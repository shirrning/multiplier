==> flow/design.v <==
`timescale 1ns / 1ps
module booth4_multiplier(clk,rst,start_sig,A,B,done_sig,product);
input clk;
input rst;
input start_sig;
input [7:0]A;
input [7:0]B;
output done_sig;
output [15:0]product;
reg [3:0]stage;
reg [3:0]i;
reg [7:0]a;
reg [7:0]_a;
reg [16:0]p;
reg is_done;
always @( posedge clk or negedge rst )
    if(!rst)
        begin 
            a<=4'b0;
            _a<=4'b0;
            p<=16'b0;
            is_done<=1'b0;
            i<=4'b0;
            stage<=4'b0;
        end
    else if(start_sig)
        case (stage)
            0:
                begin a<=A;_a<=(~A +1);p<={8'b0,B,1'b0};stage<=1'b1; end
            1:
                if(i == 4) begin i<=4'b0; stage<=4'd5; end
                else if (p[2:0] == 3'b001 || p[2:0] == 3'b010) begin p<={p[16:9]+a,p[8:0]};stage<=stage +1'b1; end
                else if (p[2:0] == 3'b101|| p[2:0] == 3'b110) begin p<={p[16:9]+_a,p[8:0]};stage<=stage+ 1'b1; end
                else if (p[2:0] == 3'b011) begin stage<= 3'd3; end
                else if (p[2:0] == 3'b100) begin stage <=3'd4;end
                else stage <= stage + 1'b1;
            2:
                begin p<={p[16],p[16],p[16:2]};i<=i+1'b1;stage<=4'b1; end
            3:
                begin p<={p[16],p[16:1]}; p<= {p[16:9]+a,p[8:0]};p<={p[16],p[16:1]}; i <=i + 1;stage<=4'd1;end 
            4:
                begin p<={p[16],p[16:1]}; p<={p[16:9]+_a,p[8:0]};p<={p[16],p[16:1]}; i<=i + 1;stage <= 4'd1;end
            5:
                begin is_done <=1'b1; stage <= 4'b0; end
        endcase
        assign done_sig = is_done;
        assign product = p[16:1];
endmodule
# Reports on booth4_multiplier
# The steps from the RTL of booth4_multiplier to its reports follow in flow order.
# Lines are those of the file above, counted from 1.
# Library cell names are shortened.
# A cell with n/a has no value.
dict set report setup {
  design {booth4_multiplier}
  clk_port {clk}
  cell_library {sky130hd}
  corner {tt_025C_1v80}
}

# Word level
# Source: Yosys, flattened and elaborated, memories not mapped. Widths are those after wreduce. Registers that Yosys merges into a memory's read port (data or address) are not register bits. Print and check cells do not count.
dict set report bits {
  regBits 42
  latch_bits 0
  ramBits 0
  rom_bits 0
  clocked_rd_ports_x_width 0
  memories 0
  in_bits 19
  word_cells 62
}
dict set report classes {
  n_addsub 6
  n_mul 0
  div_mod_pow 0
  n_cmp 0
  equal 15
  shift 0
  muxes 12
  logic 4
  n_reduce_logical 17
}
# operator count
set ops {}
lappend ops {{17-bit case mux with 4-bit select} 1}
lappend ops {{17-bit two-way mux} 3}
lappend ops {{4-bit case mux with 3-bit select} 2}
lappend ops {{4-bit two-way mux} 6}
lappend ops {{8-bit adder} 2}
lappend ops {{4-bit by 1-bit adder with 4-bit output with constant B} 3}
lappend ops {{4-bit by 3-bit == test with 1-bit output with constant B} 3}
lappend ops {{3-bit == test with constant B} 3}
lappend ops {{3-bit nonzero test} 3}
lappend ops {{4-bit by 2-bit == test with 1-bit output with constant B} 2}
lappend ops {{8-bit by 1-bit adder with 8-bit output with constant B} 1}
lappend ops {{8-bit NOT} 1}
lappend ops {{2-bit AND reduction} 3}
lappend ops {{3-bit by 2-bit == test with 1-bit output with constant B} 2}
lappend ops {{3-bit AND reduction} 2}
lappend ops {{6-bit AND reduction} 1}
lappend ops {{2-bit inequality test with constant B} 2}
lappend ops {{4-bit by 1-bit == test with 1-bit output with constant B} 1}
lappend ops {{4-bit logical NOT} 1}
lappend ops {{4-bit AND reduction} 1}
lappend ops {{4-bit nonzero test} 1}
lappend ops {{4-bit OR reduction} 1}
lappend ops {{1-bit NOT} 3}
lappend ops {{3-bit by 1-bit == test with 1-bit output with constant B} 1}
lappend ops {{3-bit inequality test with constant B} 1}
lappend ops {{1-bit logical OR} 2}
lappend ops {{2-bit nonzero test} 1}
lappend ops {{2-bit OR reduction} 1}

# Depth
# Longest topological path by Yosys (ltp), each cell counted once; first at word level (registers and memories cut), then after technology mapping (sequential cells cut; the memories' decode and read muxes count).
dict set report logic_depth {
  word_depth 7
  abc_area 0
  ltp_mapped 11
  depth_no_buf 10
}

# Synthesis result
# Yosys stat after the flow's synthesis: flattened, memories mapped to cells. It holds for the ABC_AREA given above (unset counts as 0); a run with the other value may have another netlist.
dict set report mapped {
  cells 292
  yosys_area_um2 2752.6
  ff_cells 41
  buf_cells 30
}
# cell count area_total_um2
set types {}
lappend types {dfrtp_1 41 1.03E+03}
lappend types {ha_1 15 187.68}
lappend types {o21ai_0 31 155.149}
lappend types {mux2_2 13 146.39}
lappend types {nand2_1 36 135.13}
lappend types {buf_4 17 127.622}
lappend types {a222oi_1 10 100.096}
lappend types {a21oi_1 13 65.062}
lappend types {xor2_1 6 52.55}
lappend types {inv_1 13 48.797}
lappend types {nand3_1 8 40.038}
lappend types {a22oi_1 5 37.536}
lappend types {xnor2_1 4 35.034}
lappend types {clkbuf_1 9 33.782}
lappend types {nor2_1 9 33.782}
lappend types {nor2b_1 4 25.024}
lappend types {nor3_1 5 25.024}
lappend types {o21a_1 3 22.522}
# Other cell types: 37; their cells: 50.

# Worst setup path after synthesis
# OpenSTA on the mapped netlist: ideal clock, no wires. The path of least setup slack (recovery checks aside). Input and output delay are each 20% of the period. Register names are those of the netlist, which keeps one name where synthesis merged equal registers.
dict set report synth_timing {
  path_kind {flip-flop to flip-flop}
  from {register p[1]}
  to {register p[15]}
  clock_period_ps 3820
  setup_time_ps 64
  launch_ps 0
  t_arrival_ps 2729
  setup_slack_ps 1027
  path_delay_ps 2793
  path_stages 11
  n_path_buf 1
  period_less_setup_slack_ps 2793
}
# "path_delay_ps" is the arrival time less input delay plus setup time.
# "path_stages": output pins that drive a net of the path, with the launching flip-flop's if there is one; two outputs of one cell count as two.
# "period_less_setup_slack_ps" is the clock period less the worst setup slack; recovery checks do not enter. This is arithmetic on one report: input and output delays are still those of the set period (20% each).
# The rows between start and end are the longest chain of elaborated cells between them; the timing report does not say that the signal goes this way. Where chains are equally long, one stands for them.
# Each line given opens the expression or statement behind the cell; cells for indexed reads and writes are added by Yosys, which also makes memories of some case tables.
# A register here has more assigning lines than the two given.
dict set report synth_via {
  path_cell_list {dfrtp_1 buf_2 xnor2_2 nor2_1 mux2_2 ha_1 nor2b_1 o31a_1 or4_1 nand3_1 mux2_4}
  elab_chain_cells 6
}
# element line
set synth_lines {}
lappend synth_lines {{from (decl)} 14} ;# reg [16:0]p;
lappend synth_lines {{from (assign)} 32} ;# else if (p[2:0] == 3'b001 || p[2:0] == 3'b010) begin p<={p[16:9]+a,p[8:0]};stage<=stage +1'b1; end
lappend synth_lines {{from (assign)} 33} ;# else if (p[2:0] == 3'b101|| p[2:0] == 3'b110) begin p<={p[16:9]+_a,p[8:0]};stage<=stage+ 1'b1; end
lappend synth_lines {{3-bit == test} 33}
lappend synth_lines {{1-bit logical OR} 33}
lappend synth_lines {{17-bit two-way mux} 33}
lappend synth_lines {{17-bit two-way mux} 32}
lappend synth_lines {{17-bit two-way mux} 31} ;# if(i == 4) begin i<=4'b0; stage<=4'd5; end
lappend synth_lines {{17-bit case mux with 4-bit select} 27} ;# case (stage)
lappend synth_lines {{to (assign)} 32}
lappend synth_lines {{to (assign)} 33}
lappend synth_lines {{to (decl)} 14}

# Path in the finished layout
# From the final timing report of run A: the path of least setup slack in the routed layout; clock arrival at registers is part of the times.
# The path's times are printed in steps of 10 ps; the period is the one set.
dict set report layout_timing {
  path_kind {flip-flop to flip-flop}
  from {register p[1]}
  to {register p[15]}
  clock_period_ps 3500
  setup_time_ps 50
  launch_ps 290
  t_arrival_ps 3310
  setup_slack_ps 430
  path_stages 10
  n_path_buf 0
}
# The rows between start and end are the longest chain of elaborated cells between them; the timing report does not say that the signal goes this way. Where chains are equally long, one stands for them.
# A register here has more assigning lines than the two given.
dict set report layout_via {
  path_cell_list {dfrtp_1 xnor2_2 nor2_1 mux2_2 ha_1 nor2b_1 o31a_1 or4_1 nand3_1 mux2_4}
  elab_chain_cells 6
}
# element line
set layout_lines {}
lappend layout_lines {{from (decl)} 14} ;# reg [16:0]p;
lappend layout_lines {{from (assign)} 32} ;# else if (p[2:0] == 3'b001 || p[2:0] == 3'b010) begin p<={p[16:9]+a,p[8:0]};stage<=stage +1'b1; end
lappend layout_lines {{from (assign)} 33} ;# else if (p[2:0] == 3'b101|| p[2:0] == 3'b110) begin p<={p[16:9]+_a,p[8:0]};stage<=stage+ 1'b1; end
lappend layout_lines {{3-bit == test} 33}
lappend layout_lines {{1-bit logical OR} 33}
lappend layout_lines {{17-bit two-way mux} 33}
lappend layout_lines {{17-bit two-way mux} 32}
lappend layout_lines {{17-bit two-way mux} 31} ;# if(i == 4) begin i<=4'b0; stage<=4'd5; end
lappend layout_lines {{17-bit case mux with 4-bit select} 27} ;# case (stage)
lappend layout_lines {{to (assign)} 32}
lappend layout_lines {{to (assign)} 33}
lappend layout_lines {{to (decl)} 14}

; Below are 2 stored runs of the flow (Yosys, OpenROAD; platform sky130hd) on booth4_multiplier, each with its settings and what was measured, unordered. Constraints: input delay and output delay 20% of the set period each, output load 0.01 pF.
; "period_reached_ps" means the clock period less the worst setup slack. The figure is calculated, with input and output delays left at 20% of the set period.
; "worst_path_ps" means the part of the period allowed to the worst setup path (the constraints hold back 20% at inputs and 20% at outputs) less its slack; where the path has registers, the arrival times of their clocks count too.
; "power.total_mw": no workload was simulated; the value follows from the tool's default switching activity.
; "worst_path_ps" is known to 10 ps.

[run A: settings]
period_ns = 3.5
CORE_UTILIZATION = 67
CAP_MARGIN = 20
CORE_MARGIN = 2
SLEW_MARGIN = 20
[run A: results]
worst_path_ps = 3070
critical_path_kind = flip-flop to flip-flop
holdWs_ps = 469
die_um2 = 4636.9
layout_stdcell_area_um2 = 3111.7
period_reached_ps = 3073
synth_chip_area_um2 = 2752.6
finish.utilization_pct = 78.4
setup_worst_slack_ps = 427
power.total_mw = 2.822
tns_setup_ps = 0

[run B: settings]
period_ns = 4.92
CORE_UTILIZATION = 52
SETUP_SLACK_MARGIN = 0.84
CORE_MARGIN = 5
CELL_PAD_IN_SITES_GLOBAL_PLACEMENT = 3
CELL_PAD_IN_SITES_DETAIL_PLACEMENT = 2
CTS_CLUSTER_SIZE = 93
CAP_MARGIN = 20
SLEW_MARGIN = 20
[run B: results]
outcome = no results, placement failed with GPL-0301
